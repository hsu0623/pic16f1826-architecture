==> flow/design.v <==
module single_port_ram_128x8(data, addr, en, clk, q);
	input [6:0] addr;
	input [7:0] data;
	input en, clk;
	output [7:0] q;
	reg [7:0] ram[127:0];
	always @ (posedge clk)
	begin
		if (en)
			ram[addr] <= data;
	end
	assign q = ram[addr];
endmodule
# Tool chain data of single_port_ram_128x8
# The steps from the RTL of single_port_ram_128x8 to its reports follow in flow order.
# Line numbers count from 1 in the design file above.
# Library cell names are shortened.
# The mark -- stands for no value.
# design
top_module	single_port_ram_128x8
clock	clk
lib	sky130hd
lib_corner	tt_025C_1v80

# Word-level counts
# Counts by Yosys on the flattened word-level netlist (proc, flatten, opt, wreduce; memories kept). Register bits leave out memories and registers merged into their read ports (data or address); mux counts leave out enables and synchronous resets folded into registers. Print and check cells are left out. Cells with the same type and inputs are merged into one.
# Memory sizes are those after Yosys's memory passes, which may raise the word count (mostly to a power of two), join words into wider ones and drop unused or constant bits.
# bits
regBits	0
ramBits	1024
n_memories	1
input_bits	17
output_inout_bits	8
# op_classes
n_mux	3
# memory_table
name	words	word_bits	rd	wr	line	source
ram	128	8	1	1	6	reg [7:0] ram[127:0];
# ops
operator	count
two-way mux 8 bit	1
two-way mux 7 bit	1
two-way mux 1 bit	1

# Depth
# Longest topological path by Yosys (ltp), each cell counted once; first at word level (registers and memories cut), then after technology mapping (sequential cells cut; the memories' decode and read muxes count).
# depth
depth_word	1
ABC_AREA	0
ltp_mapped	11
ltp_nobuf	7

# Mapped cells and area
# Yosys stat after the flow's synthesis: flattened, memories mapped to cells. It holds for the ABC_AREA given above (unset counts as 0); a run with the other value may have another netlist.
# types
type	count	type_area_um2
edfxtp_1	1024	3.07E+04
a221oi_1	220	1.93E+03
nor2_1	240	900.864
mux2_2	60	675.648
a21oi_1	125	625.6
mux2i_1	61	610.586
a22oi_1	73	548.026
buf_2	80	400.384
o21ai_0	80	400.384
nand2_1	102	382.867
a22o_1	41	359.094
clkbuf_1	72	270.259
buf_6	23	258.998
mux4_2	11	247.738
a221o_1	20	200.192
o22ai_1	24	150.144
o221ai_1	17	148.893
o22a_1	11	96.342
# Not listed: further types 47, cells in them 183.
# synth_totals
stdcells	2467
yosys_area_mm2	0.0402736
seqArea_mm2	0.0307495
ff_cells	1024

# Worst setup path after synthesis
# OpenSTA on the mapped netlist: ideal clock, no wires. The path of least setup slack (recovery checks aside). Input and output delay are each 20% of the period. Register names are those of the netlist, which keeps one name where synthesis merged equal registers.
# synth_path
kind	input-to-reg
from	input port addr[2]
to	memory ram[72][0]
period_ns	2.96
setup_time_ns	0.395
launch_ns	0.592
arrival_ns	2.490
required_ns	2.565
setup_slack_ns	0.075
path_delay_ns	2.293
path_stages	8
path_buffers	7
period_less_setup_slack_ns	2.885
# "path_delay_ns" is the arrival time less input delay plus setup time.
# "path_stages" counts driving pins, that of a launching flip-flop among them; a cell with two outputs on the path counts twice.
# "period_less_setup_slack_ns" = period - worst setup slack (recovery checks aside). The figure is calculated, with input and output delays left at 20% of the set period.
# Between the ends stands the longest chain of elaborated cells between them, by number of cells; it is not shown to be the way that was timed. Of several equally long chains one is given.
# A line is the first line of the expression or statement that the cell stems from. Yosys adds cells for indexed reads and writes and turns some case tables into memories.
# synth_between
cell_sequence	buf_6 > buf_6 > buf_6 > buf_6 > buf_2 > buf_2 > buf_2 > nor4_1
elab_chain_len	1
cells_between	1
cone_lines	1
cone_classes	1 x mux
# synth_rtl
item	line	source
from (decl)	2	input [6:0] addr;
two-way mux 7 bit	9	if (en)
to (decl)	6	reg [7:0] ram[127:0];

# Path in the finished layout
# From the final timing report of entry A: the path of least setup slack in the routed layout; clock arrival at registers is part of the times.
# layout_path
kind	input-to-output
from	input port addr[0]
to	output port q[7]
period_ns	4.08
launch_ns	0.82
arrival_ns	3.23
required_ns	3.26
setup_slack_ns	0.03
path_stages	12
path_buffers	5
# Between the ends stands the longest chain of elaborated cells between them, by number of cells; it is not shown to be the way that was timed. Of several equally long chains one is given.
# The chain passes a memory read, where the word-level depth is cut; so it can be longer than that depth.
# layout_between
cell_sequence	buf_12 > and2_4 > buf_4 > buf_12 > buf_4 > a22oi_1 > o22a_1 > a21oi_1 > a32oi_2 > nor2_1 > nand4b_1 > clkdlybuf4s15_2
elab_chain_len	1
cells_between	1
cone_lines	1
cone_classes	1 x memory
# layout_rtl
item	line	source
from (decl)	2	input [6:0] addr;
memory (128 x 8 bit)	6	reg [7:0] ram[127:0];
to (decl)	5	output [7:0] q;

# Stored flow runs of single_port_ram_128x8 (2 of them; Yosys, OpenROAD, sky130hd). They differ in their settings and are not a sequence. Constraints: input delay and output delay 20% of the set period each, output load 0.01 pF.
# "period_less_ws_ns" means the clock period less the worst setup slack. The figure is calculated, with input and output delays left at 20% of the set period.
# By "design_power_w" is meant OpenSTA's value without simulated activity: inputs other than the clock are taken to toggle once in ten clock periods, and the tool carries that through the logic.
# Settings: -- = not set for that run.
setting or result,entry A,entry B
period_ns,4.08,3.06
CORE_UTILIZATION,61,40
SETUP_SLACK_MARGIN,0.06,0.63
PLACE_DENSITY,0.74,--
CORE_ASPECT_RATIO,0.5,--
CORE_MARGIN,2,2
CELL_PAD_IN_SITES_GLOBAL_PLACEMENT,3,--
CTS_CLUSTER_SIZE,45,--
CAP_MARGIN,15,20
MIN_ROUTING_LAYER,met1,--
MAX_ROUTING_LAYER,met5,--
SLEW_MARGIN,20,20
ys_area_mm2,0.0402736,0.0402736
total_die_area_mm2,0.0682188,0.103237
util_pct,74.8,51.5
setup_ws_ns,0.032,-0.720
worst_hold_slack_ns,0.694,0.356
design_power_w,0.021795,0.030906
period_less_ws_ns,4.048,3.780
